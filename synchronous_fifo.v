==> flow/design.v <==
module synchronous_fifo(clk,reset,write_enable,read_enable,trans_data,recv_data,fifo_full,fifo_empty);
parameter address_bus_length = 4;
parameter data_bus_length = 8;
parameter fifo_depth = 2**address_bus_length;
input clk,reset;
input write_enable,read_enable;
input[data_bus_length-1:0] trans_data;
output[data_bus_length-1:0] recv_data;
output fifo_full,fifo_empty;
reg[data_bus_length-1:0] fifo[fifo_depth-1:0];
reg[address_bus_length:0] wptr,rptr;
always@(posedge clk)
begin
if(reset)
begin
wptr <= 5'b00000;
rptr <= 5'b00000;
end
else
if((~fifo_full) & write_enable)
begin
fifo[wptr[address_bus_length-1:0]] <= trans_data;
wptr <= wptr+1;
end
if((~fifo_empty) & read_enable)
rptr <= rptr+1;
end
assign recv_data = fifo[rptr[address_bus_length-1:0]];
assign  fifo_full  = ((wptr[address_bus_length-1:0] == rptr[address_bus_length-1:0]) && (wptr[address_bus_length] ^ rptr[address_bus_length]));
assign  fifo_empty = ((rptr[address_bus_length-1:0] == wptr[address_bus_length-1:0]) && (~(rptr[address_bus_length]^wptr[address_bus_length])));
endmodule
Tool chain data of synchronous_fifo

Tool output for the design above, in the order of the flow.
Line numbers count from 1 in the design file above.
Cell names lack the library's common part.
Not given: --

Top module: synchronous_fifo
Clock: clk
Library: sky130hd
Timing corner: tt_025C_1v80

Word-level counts

Yosys after proc, flatten, opt, wreduce and memory -nomap, before mapping. Print and check cells are not counted.
Yosys's memory passes give these memory sizes; they may raise the number of words (mostly to a power of two), join words into wider ones and drop unused or constant bits.

Word width x clocked read ports: 8
Bits of input ports: 12
Bits in writable memories: 128
Bits in registers: 10
Bits in latches: 0
Output and inout port bits: 10
Bits in read-only memories: 0
Memory cells: 1

Muxes and demuxes: 9
Add/sub/neg operators: 2
Multiply operators: 0
Equality and inequality tests: 2
Magnitude comparators: 0
Reduce/logical cells: 3
Shifts and indexed selects: 0
Div/mod/pow operators: 0
Bitwise gates (word level): 6

Memories:

| memory | depth | width | read ports | write ports | line | source |
| fifo   | 16    | 8     | 1          | 1           | 10   | `reg[data_bus_length-1:0] fifo[fifo_depth-1:0];` |

Operator list:

| operator                                               | count |
| 8-bit two-way mux                                      | 2 |
| 4-bit two-way mux                                      | 3 |
| 5-bit by 1-bit adder with 5-bit output with constant B | 2 |
| 5-bit two-way mux                                      | 2 |
| 4-bit == test                                          | 2 |
| 1-bit inverter                                         | 3 |
| 1-bit AND                                              | 2 |
| 1-bit logical AND                                      | 2 |
| 2-bit nonzero test                                     | 1 |
| 1-bit two-way mux                                      | 2 |
| 1-bit bitwise XOR                                      | 1 |

Depth

Longest topological path by Yosys (ltp), each cell counted once; first at word level (registers and memories cut), then after technology mapping (sequential cells cut; the memories' decode and read muxes count).

Depth after elaboration: 7
ABC_AREA: 1
Mapped depth: 10
Mapped depth without buffers: 9

After synthesis

The flow's flattened synthesis, as Yosys stat reports it; memories are mapped. The netlist is that of the ABC_AREA named above (0 if unset); the other value can give another one.

Buffers: 29
Mapped cells: 548
Mapped flip-flops: 142
Cell area after synthesis: 6113.4 um2

Cells by type:

| cell type | count |
| edfxtp_1  | 133 |
| inv_1     | 85 |
| nand2_1   | 85 |
| nand3_1   | 59 |
| o211ai_1  | 32 |
| a21oi_1   | 38 |
| dfxtp_1   | 9 |
| o21ai_0   | 33 |
| nor2_1    | 27 |
| buf_2     | 13 |
| ha_1      | 5 |
| clkbuf_1  | 12 |
| buf_6     | 2 |
| nand3_4   | 1 |
| buf_4     | 2 |
| nand2_2   | 2 |
| inv_2     | 3 |
| nor2_4    | 1 |

Not listed: further types 6, cells in them 6.

Path before layout

OpenSTA on the mapped netlist: ideal clock, no wires. The path of least setup slack (recovery checks aside). Input and output delay are each 20% of the period. Register names are those of the netlist, which keeps one name where synthesis merged equal registers.

Path kind: register -> register
Start point: register rptr[0]
End point: memory fifo[12][0]
Data arrival time: 1.412 ns
Delay of the path: 1.782 ns
Library setup time: 0.370 ns
Path slack: 1.118 ns
Required time: 2.530 ns
Buffers on the path: 1
Stages on the path: 9
Period: 2.9 ns
Synthesis period reached: 1.782 ns

"delay of the path" = arrival - input delay + setup time.
"stages on the path" counts driving pins, that of a launching flip-flop among them; a cell with two outputs on the path counts twice.
"synthesis period reached" = period - worst setup slack (recovery checks aside). The figure is calculated, with input and output delays left at 20% of the set period.
The rows between start and end are the longest chain of elaborated cells between them; the timing report does not say that the signal goes this way. Where chains are equally long, one stands for them.
A line is the first line of the expression or statement that the cell stems from. Yosys adds cells for indexed reads and writes and turns some case tables into memories.
The path ends at the enable pin of a flip-flop; only ways to that pin are counted.

Cell sequence: edfxtp_1 inv_1 nand2_1 nand2_1 nor2_2 nand3_4 nand3_2 buf_4 nor2_1
Length of the longest elaborated chain: 6

RTL lines, path after synthesis:

| item              | line | source |
| from (decl)       | 11   | `reg[address_bus_length:0] wptr,rptr;` |
| from (assign)     | 17   | `rptr <= 5'b00000;` |
| from (assign)     | 26   | `rptr <= rptr+1;` |
| 4-bit == test     | 29   | `assign  fifo_full  = ((wptr[address_bus_length-1:0] == rptr[address_bus_length-1:0]) && (wptr[address_bus_leng ...` |
| 1-bit logical AND | 29   |  |
| 1-bit inverter    | 20   | `if((~fifo_full) & write_enable)` |
| 1-bit AND         | 20   |  |
| 4-bit two-way mux | 20   |  |
| 4-bit two-way mux | 14   | `if(reset)` |
| to (decl)         | 10   | `reg[data_bus_length-1:0] fifo[fifo_depth-1:0];` |

Path in the finished layout

From the final timing report of run 1: the path of least setup slack in the routed layout; clock arrival at registers is part of the times.

Path kind: register -> output
Start point: register (no name shown)
End point: output recv_data[1]
Data arrival time: 1.92 ns
Path slack: -0.04 ns
Required time: 1.87 ns
Buffers on the path: 3
Period: 2.34 ns
Stages on the path: 8
Output delay: 0.47 ns

Cell sequence: dfxtp_4 clkbuf_16 buf_12 o211ai_1 nand3_1 nand3_2 nand2_2 buf_6

RTL lines, path post-layout:

| item      | line | source |
| to (decl) | 8    | `output[data_bus_length-1:0] recv_data;` |

Chain of elaborated cells between the ends: none given.

Measured results for synchronous_fifo: 2 stored runs of the Yosys and OpenROAD flow on sky130hd. The settings differ; the order carries no meaning. The constraints put input and output delay at 20% of the set period each and load the outputs with 0.01 pF.
"reached clock period" means the clock period less the worst setup slack. The figure is calculated, with input and output delays left at 20% of the set period.
"critical setup path time" means the part of the period allowed to the worst setup path (the constraints hold back 20% at inputs and 20% at outputs) less its slack; where the path has registers, the arrival times of their clocks count too.
By "total design power" is meant OpenSTA's value without simulated activity: inputs other than the clock are taken to toggle once in ten clock periods, and the tool carries that through the logic.

## Run 1

==> flow/run.sh <==
#!/bin/bash
# the make line also repeats the synthesis and layout settings of config.mk as NAME=value (left out here)
make -C /OpenROAD-flow-scripts/flow DESIGN_CONFIG=/design/flow/config.mk WORK_HOME=/design/flow/orfs CLKGATE_MAP_FILE= finish
==> flow/config.mk <==
export PLATFORM = sky130hd
export DESIGN_NAME = synchronous_fifo
export DESIGN_NICKNAME = synchronous_fifo
export VERILOG_FILES = /design/flow/design.v
export SDC_FILE = /design/flow/constraint.sdc
export NUM_CORES = 4
export LEC_CHECK = 0
export ABC_AREA = 1
export CAP_MARGIN = 40
export CORE_MARGIN = 2
export CORE_UTILIZATION = 22
export CTS_CLUSTER_DIAMETER = 156
export GPL_ROUTABILITY_DRIVEN = 0
export GPL_TIMING_DRIVEN = 0
export MIN_ROUTING_LAYER = met1
export PLACE_DENSITY_LB_ADDON = 0.16
export SETUP_SLACK_MARGIN = 0.07
export SLEW_MARGIN = 20
export TNS_END_PERCENT = 35
==> flow/constraint.sdc <==
create_clock -name core_clock -period 2.34 [get_ports {clk}]
set_input_delay 0.4680 -clock core_clock [delete_from_list [all_inputs] [get_ports {clk}]]
set_output_delay 0.4680 -clock core_clock [all_outputs]
set_load 0.01 [all_outputs]

| result of run 1 | value |
|---|---|
| smallest hold slack | 0.540 ns |
| mapped cell area after synthesis | 6113.4 um2 |
| standard-cell area after layout | 7932.6 um2 |
| sum of negative setup slack | -0.064 ns |
| total design power | 7988 µW |
| die area | 29136.8 um2 |
| setup slack of the worst path | -0.043 ns |
| reached clock period | 2.383 ns |
| final utilization | 28.8% |
| critical setup path time | 1.92 ns |
| type of the worst setup path | register -> output |

## Run 2

==> flow/run.sh <==
#!/bin/bash
# the make line also repeats the synthesis and layout settings of config.mk as NAME=value (left out here)
make -C /OpenROAD-flow-scripts/flow DESIGN_CONFIG=/design/flow/config.mk WORK_HOME=/design/flow/orfs CLKGATE_MAP_FILE= finish
==> flow/config.mk <==
export PLATFORM = sky130hd
export DESIGN_NAME = synchronous_fifo
export DESIGN_NICKNAME = synchronous_fifo
export VERILOG_FILES = /design/flow/design.v
export SDC_FILE = /design/flow/constraint.sdc
export NUM_CORES = 4
export LEC_CHECK = 0
export CAP_MARGIN = 20
export CORE_MARGIN = 2
export CORE_UTILIZATION = 40
export SLEW_MARGIN = 20
==> flow/constraint.sdc <==
create_clock -name core_clock -period 2.75 [get_ports {clk}]
set_input_delay 0.5500 -clock core_clock [delete_from_list [all_inputs] [get_ports {clk}]]
set_output_delay 0.5500 -clock core_clock [all_outputs]
set_load 0.01 [all_outputs]

| result of run 2 | value |
|---|---|
| smallest hold slack | 0.587 ns |
| setup slack of the worst path | -0.016 ns |
| critical setup path time | 2.22 ns |
| type of the worst setup path | register -> output |
| standard-cell area after layout | 7068.0 um2 |
| mapped cell area after synthesis | 5821.8 um2 |
| sum of negative setup slack | -0.039 ns |
| die area | 15535.1 um2 |
| reached clock period | 2.766 ns |
| final utilization | 49.2% |
| total design power | 6051 µW |
